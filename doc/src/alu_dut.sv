==> flow/design.v <==
module ALU_DESIGN #(parameter DW = 8, CW = 4)(INP_VALID,OPA,OPB,CIN,CLK,RST,CMD,CE,MODE,COUT,OFLOW,RES,G,E,L,ERR);
  input [DW-1:0] OPA,OPB;
  input CLK,RST,CE,MODE,CIN;
  input [CW-1:0] CMD;
  input [1:0] INP_VALID;
  output reg [DW:0] RES = 9'bz;
  output reg COUT = 1'bz;
  output reg OFLOW = 1'bz;
  output reg G = 1'bz;
  output reg E = 1'bz;
  output reg L = 1'bz;
  output reg ERR = 1'bz;
  reg [DW-1:0] OPA_1, OPB_1;
  reg [DW-1:0] oprd1, oprd2;
  reg [3:0] CMD_tmp;
  reg [DW-1:0] AU_out_tmp1,AU_out_tmp2 ;
  reg [4:0] wait_counter;
  reg oprd1_valid, oprd2_valid;
  always @ (posedge CLK) begin
      if(RST) begin
        oprd1<=0;
        oprd2<=0;
        CMD_tmp<=0;
        wait_counter<=0;
        oprd1_valid<=0;
        oprd2_valid<=0;
      end
      else if (INP_VALID==2'b01)  begin    
        oprd1<=OPA;
        CMD_tmp<=CMD;
        oprd1_valid<=1;
        wait_counter<=0;
        if(oprd2_valid && wait_counter >= 16) begin
          ERR <= 1'b1;
        end
      end
      else if (INP_VALID==2'b10)  begin    
        oprd2<=OPB;
        CMD_tmp<=CMD;
        oprd2_valid<=1;
        wait_counter<=0;
        if(oprd1_valid && wait_counter >= 16) begin
          ERR <= 1'b1;
        end
      end
      else if (INP_VALID==2'b11)  begin    
        oprd1<=OPA;
        oprd2<=OPB;
        CMD_tmp<=CMD;
        oprd1_valid<=1;
        oprd2_valid<=1;
        wait_counter<=0;
      end
      else begin    
        if((oprd1_valid && !oprd2_valid) || (!oprd1_valid && oprd2_valid)) begin
          if(wait_counter < 16) begin
            wait_counter <= wait_counter + 1;
          end else begin
            wait_counter <= 16;
          end
        end
      end
    end
    always@(posedge CLK)
      begin
       if(CE)                   
        begin
         if(RST)                
          begin
            RES=9'bzzzzzzzzz;
            COUT=1'bz;
            OFLOW=1'bz;
            G=1'bz;
            E=1'bz;
            L=1'bz;
            ERR=1'bz;
            AU_out_tmp1=0;
            AU_out_tmp2=0;
          end
         else if(MODE && oprd1_valid && oprd2_valid)          
         begin
           RES=9'bzzzzzzzzz;
           COUT=1'bz;
           OFLOW=1'bz;
           G=1'bz;
           E=1'bz;
           L=1'bz;
           ERR=1'bz;
          case(CMD_tmp)             
    4'b0000:                   begin             
              RES=oprd1+oprd2;
              COUT=RES[8]?1:0;
            end
      4'b0001 :                begin
             OFLOW=(oprd1<oprd2)?1:0;
             RES=oprd1-oprd2;
            end
           4'h2:            
            begin
             RES=oprd1+oprd2+CIN;
             COUT=RES[8]?1:0;
            end
           4'b0011:             
           begin
            OFLOW=(oprd1<oprd2)?1:0;
            RES=oprd1-oprd2-CIN;
           end
           4'b0100:RES=oprd1+1;    
           4'b0101:RES=oprd1-1;    
           4'b0110:RES=oprd2+1;    
           4'b0111:RES=oprd2-1;    
           4'b1000:              
           begin
            RES=9'bzzzzzzzzz;
            if(oprd1==oprd2)
             begin
               E=1'b1;
               G=1'bz;
               L=1'bz;
             end
            else if(oprd1>oprd2)
             begin
               E=1'bz;
               G=1'b1;
               L=1'bz;
             end
            else 
             begin
               E=1'bz;
               G=1'bz;
               L=1'b1;
             end
           end
	   4'b1001: begin   
                    AU_out_tmp1 <= oprd1 + 1;
                    AU_out_tmp2 <= oprd2 + 1;
                    RES <=AU_out_tmp1 * AU_out_tmp2;
                  end
           4'b1010: begin   
                    AU_out_tmp1 <= oprd1 << 1;
                    AU_out_tmp2 <= oprd2;
                    RES <=AU_out_tmp1 * AU_out_tmp2; 
                  end
           default:   
            begin
            RES=9'bzzzzzzzzz;
            COUT=1'bz;
            OFLOW=1'bz;
            G=1'bz;
            E=1'bz;
            L=1'bz;
            ERR=1'bz;
           end
          endcase
         end
        else if(!MODE && oprd1_valid && oprd2_valid)          
        begin 
           RES=9'bzzzzzzzzz;
           COUT=1'bz;
           OFLOW=1'bz;
           G=1'bz;
           E=1'bz;
           L=1'bz;
           ERR=1'bz;
           case(CMD_tmp)    
             4'b0000:RES={1'b0,oprd1&oprd2};     
             4'b0001:RES={1'b0,~(oprd1&oprd2)};  
             4'b0010:RES={1'b0,oprd1|oprd2};     
             4'b0011:RES={1'b0,~(oprd1|oprd2)};  
             4'b0100:RES={1'b0,oprd1^oprd2};     
             4'b0101:RES={1'b0,~(oprd1^oprd2)};  
             4'b0110:RES={1'b0,~oprd1};        
             4'b0111:RES={1'b0,~oprd2};        
             4'b1000:RES={1'b0,oprd1>>1};      
             4'b1001:RES={1'b0,oprd1<<1};      
             4'b1010:RES={1'b0,oprd2>>1};      
             4'b1011:RES={1'b0,oprd2<<1};     
             4'b1100:                        
             begin
               if(oprd2[0])
                 OPA_1 = {oprd1[6:0], oprd1[7]};
               else
                 OPA_1 = oprd1;
               if(oprd2[1])
                 OPB_1 =  {OPA_1[5:0], OPA_1[7:6]}; 
               else
                 OPB_1= OPA_1;
               if(oprd2[2])
                 RES =  {OPB_1[3:0], OPB_1[7:4]} ;
               else
                 RES = OPB_1;
               if(oprd2[4] | oprd2[5] | oprd2[6] | oprd2[7])
                 ERR=1'b1;
             end
             4'b1101:                        
             begin
               if(oprd2[0])
                 OPA_1 = {oprd1[0], oprd1[7:1]};
               else
                 OPA_1 = oprd1;
               if(oprd2[1])
                 OPB_1 =  {OPA_1[1:0], OPA_1[7:2]}; 
               else
                 OPB_1= OPA_1;
               if(oprd2[2])
                 RES =  {OPB_1[3:0], OPB_1[7:4]} ;
               else
                 RES = OPB_1;
               if(oprd2[4] | oprd2[5] | oprd2[6] | oprd2[7])
                 ERR=1'b0;
             end
             default:   
               begin
               RES=9'bzzzzzzzzz;
               COUT=1'bz;
               OFLOW=1'bz;
               G=1'bz;
               E=1'bz;
               L=1'bz;
               ERR=1'bz;
               end
          endcase
     end
    end
   end
endmodule
# Tool chain data of ALU_DESIGN
# Tool output for the design above, in the order of the flow.
# Line numbers count from 1 in the design file above.
# Cell names lack the library's common part.
# The mark -- stands for no value.
[setup] design="ALU_DESIGN" clk_port="CLK" library="sky130hd" lib_corner="tt_025C_1v80"

# Elaborated design
# Counts by Yosys on the flattened word-level netlist (proc, flatten, opt, wreduce; memories kept). Register bits leave out memories and registers merged into their read ports (data or address). Print and check cells are left out. Cells with the same type and inputs are merged into one.
[bits] reg_bits=59 word_cells=150
[op_classes] n_addsub=9 multipliers=1 compare=4 eq_ne=19 muxes=62 n_logic=13 n_reduce_logical=26
[ops] op="9-bit parallel mux with 14-bit select" n=1
[ops] op="8-bit 2-to-1 mux" n=13
[ops] op="9-bit parallel mux with 9-bit select" n=1
[ops] op="8-bit by 8-bit multiplier with 9-bit output" n=1
[ops] op="8-bit inverter" n=5
[ops] op="1-bit 2-to-1 mux" n=36
[ops] op="8-bit parallel mux with 2-bit select" n=2
[ops] op="9-bit 2-to-1 mux" n=3
[ops] op="4-bit equality test with constant B" n=6
[ops] op="8-bit by 1-bit adder with 9-bit output with constant B" n=2
[ops] op="8-bit by 1-bit subtractor with 9-bit output with constant B" n=2
[ops] op="4-bit by 3-bit equality test with 1-bit output with constant B" n=4
[ops] op="4-bit 2-to-1 mux" n=3
[ops] op="8-bit by 8-bit adder with 9-bit output" n=1
[ops] op="8-bit by 8-bit subtractor with 9-bit output" n=1
[ops] op="9-bit by 1-bit adder with 9-bit output" n=1
[ops] op="9-bit by 1-bit subtractor with 9-bit output" n=1
[ops] op="1-bit logical AND" n=8
[ops] op="2-bit nonzero test" n=4
[ops] op="4-bit by 2-bit equality test with 1-bit output with constant B" n=2
[ops] op="8-bit greater-than comparator" n=1
[ops] op="8-bit < comparator" n=1
[ops] op="8-bit equality test" n=1
[ops] op="8-bit AND" n=1
[ops] op="8-bit OR" n=1
[ops] op="8-bit bitwise XOR" n=1
[ops] op="2-bit AND reduction" n=3
[ops] op="3-bit nonzero test" n=2
# Other operator kinds: 18; their cells: 26.

# Longest topological paths
# Longest topological path by Yosys (ltp), each cell counted once; first at word level (registers and memories cut), then after technology mapping (sequential cells cut; the memories' decode and read muxes count).
[logic_depth] ltp_word=8 ABC_AREA=1 depth_mapped=23 mapped_depth_nobuf=22

# Netlist
# The flow's flattened synthesis, as Yosys stat reports it; memories are mapped. The netlist is that of the ABC_AREA named above (0 if unset); the other value can give another one.
[by_type] cell="nand2_1" n=285
[by_type] cell="edfxtp_1" n=27
[by_type] cell="inv_1" n=168
[by_type] cell="ha_1" n=48
[by_type] cell="dfxtp_1" n=22
[by_type] cell="o21ai_0" n=82
[by_type] cell="fa_1" n=20
[by_type] cell="a21oi_1" n=76
[by_type] cell="nand3_1" n=71
[by_type] cell="nor2_1" n=76
[by_type] cell="nand4_1" n=29
[by_type] cell="xor2_1" n=13
[by_type] cell="buf_2" n=15
[by_type] cell="clkbuf_1" n=19
[by_type] cell="a221oi_1" n=8
[by_type] cell="o211ai_1" n=9
[by_type] cell="o22ai_1" n=10
[by_type] cell="nor3_1" n=9
# Not listed: further types 28, cells in them 64.
[mapped] stdcells=1051 mapped_area_um2=6531.3 sequential_area_um2=1251.2 flip_flops=49 n_buf=42

# Worst setup path after synthesis
# Path of least setup slack by OpenSTA after synthesis, without wires, with an ideal clock, recovery checks aside; 20% of the period is set as input and as output delay. Where synthesis merged equal registers, the netlist keeps one of their names.
[synth_timing] path_type="flip-flop to flip-flop" from="register AU_out_tmp2[2]" to="register RES[7]" clock_period_ns=4.18 setup_time_ns=0.256 launch_ns=0.000 arrival_ns=3.669 setup_slack_ns=0.255 delay_ns=3.925 driving_pins=21 synth_period_reached_ns=3.925
# "delay_ns" is the arrival time less input delay plus setup time.
# "driving_pins" counts driving pins, that of a launching flip-flop among them; a cell with two outputs on the path counts twice.
# "synth_period_reached_ns" is the clock period less the worst setup slack; recovery checks do not enter. This is arithmetic on one report: input and output delays are still those of the set period (20% each).
# Between the ends stands the longest chain of elaborated cells between them, by number of cells; it is not shown to be the way that was timed. Of several equally long chains one is given.
# A line is the first line of the expression or statement that the cell stems from. Yosys adds cells for indexed reads and writes and turns some case tables into memories.
# At most two assigning lines are given for a register; there are more.
[synth_between] cell_sequence="edfxtp_1 -> clkbuf_1 -> nand2_1 -> fa_1 -> fa_1 -> inv_1 -> fa_1 -> inv_1 -> fa_1 -> inv_1 -> ha_1 -> inv_1 -> nand2_1 -> nand2_1 -> o21ai_0 -> nor2_1 -> nand2_1 -> nor2_1 -> nand3_1 -> nand2_1 -> nand2_1" elab_chain_cells=4
[synth_rtl] element="start: declaration" line_no=16 source="reg [DW-1:0] AU_out_tmp1,AU_out_tmp2 ;"
[synth_rtl] element="start: assignment" line_no=136 source="AU_out_tmp2 <= oprd2 + 1;"
[synth_rtl] element="start: assignment" line_no=141 source="AU_out_tmp2 <= oprd2;"
[synth_rtl] element="8-bit by 8-bit multiplier with 9-bit output" line_no=142 source="RES <=AU_out_tmp1 * AU_out_tmp2;"
[synth_rtl] element="9-bit parallel mux with 9-bit select" line_no=89 source="case(CMD_tmp)"
[synth_rtl] element="9-bit 2-to-1 mux" line_no=80 source="else if(MODE && oprd1_valid && oprd2_valid)"
[synth_rtl] element="9-bit 2-to-1 mux" line_no=68 source="if(RST)"
[synth_rtl] element="end: assignment" line_no=91 source="RES=oprd1+oprd2;"
[synth_rtl] element="end: assignment" line_no=96 source="RES=oprd1-oprd2;"
[synth_rtl] element="end: declaration" line_no=6 source="output reg [DW:0] RES = 9'bz;"

# Path in the finished layout
# From the final timing report of entry A: the path of least setup slack in the routed layout; clock arrival at registers is part of the times.
[layout_timing] path_type="flip-flop to flip-flop" from="register AU_out_tmp2[4]" to="register RES[7]" clock_period_ns=2.95 setup_time_ns=0.25 launch_ns=0.30 arrival_ns=3.99 setup_slack_ns=-0.98 driving_pins=20
# Between the ends stands the longest chain of elaborated cells between them, by number of cells; it is not shown to be the way that was timed. Of several equally long chains one is given.
# At most two assigning lines are given for a register; there are more.
[layout_between] cell_sequence="edfxtp_1 -> buf_6 -> nand2_1 -> fa_2 -> fa_1 -> inv_1 -> fa_1 -> inv_2 -> fa_2 -> inv_2 -> ha_4 -> inv_2 -> nor2_1 -> o21ai_1 -> nor2_1 -> nand2_1 -> nor2_1 -> nand3_1 -> nand2_1 -> nand2_1" elab_chain_cells=4
[layout_rtl] element="start: declaration" line_no=16 source="reg [DW-1:0] AU_out_tmp1,AU_out_tmp2 ;"
[layout_rtl] element="start: assignment" line_no=136 source="AU_out_tmp2 <= oprd2 + 1;"
[layout_rtl] element="start: assignment" line_no=141 source="AU_out_tmp2 <= oprd2;"
[layout_rtl] element="8-bit by 8-bit multiplier with 9-bit output" line_no=142 source="RES <=AU_out_tmp1 * AU_out_tmp2;"
[layout_rtl] element="9-bit parallel mux with 9-bit select" line_no=89 source="case(CMD_tmp)"
[layout_rtl] element="9-bit 2-to-1 mux" line_no=80 source="else if(MODE && oprd1_valid && oprd2_valid)"
[layout_rtl] element="9-bit 2-to-1 mux" line_no=68 source="if(RST)"
[layout_rtl] element="end: assignment" line_no=91 source="RES=oprd1+oprd2;"
[layout_rtl] element="end: assignment" line_no=96 source="RES=oprd1-oprd2;"
[layout_rtl] element="end: declaration" line_no=6 source="output reg [DW:0] RES = 9'bz;"

Ticket comment

Stored flow runs of ALU_DESIGN (2 of them; Yosys, OpenROAD, sky130hd). They differ in their settings and are not a sequence. Constraints: input delay and output delay 20% of the set period each, output load 0.01 pF.
"worst setup path time" is the time allowed to the run's worst setup path (the clock period less input and output delay, where it has them) less its slack. Clock arrival times count: a late capture clock shortens it, a late launch clock lengthens it.
"power" is the tool's figure for a default switching activity; nothing was simulated.
[entry A] settings: period_ns=2.95, CORE_UTILIZATION=52, SETUP_SLACK_MARGIN=-0.25, PLACE_DENSITY_LB_ADDON=0.16, CORE_MARGIN=10, TNS_END_PERCENT=45, ABC_AREA=1, GPL_TIMING_DRIVEN=0, GPL_ROUTABILITY_DRIVEN=1, SLEW_MARGIN=5, MIN_ROUTING_LAYER=met1, MAX_ROUTING_LAYER=met4, CAP_MARGIN=20
[entry A] result: chip area after synthesis (Yosys) 6531.3 µm², die area 17442.5 µm², standard-cell area of the final layout 7548.5 µm², utilization 62.1 %, worst setup slack after layout -0.983 ns, worst hold slack 0.510 ns, power 2.802 mW, worst setup path time 3.93 ns, worst setup path kind flip-flop to flip-flop
[entry B] settings: period_ns=3.19, CORE_UTILIZATION=21, PLACE_DENSITY_LB_ADDON=0.12, HOLD_SLACK_MARGIN=-0.06, CORE_MARGIN=5, CELL_PAD_IN_SITES_GLOBAL_PLACEMENT=0, CELL_PAD_IN_SITES_DETAIL_PLACEMENT=1, ABC_AREA=1, CTS_CLUSTER_DIAMETER=177, SLEW_MARGIN=15, MIN_ROUTING_LAYER=met1, CAP_MARGIN=20
[entry B] result: chip area after synthesis (Yosys) 6531.3 µm², die area 34728.2 µm², standard-cell area of the final layout 8197.9 µm², utilization 26.7 %, worst setup slack after layout -0.742 ns, worst hold slack 0.503 ns, power 2.754 mW, worst setup path time 3.93 ns, worst setup path kind flip-flop to flip-flop
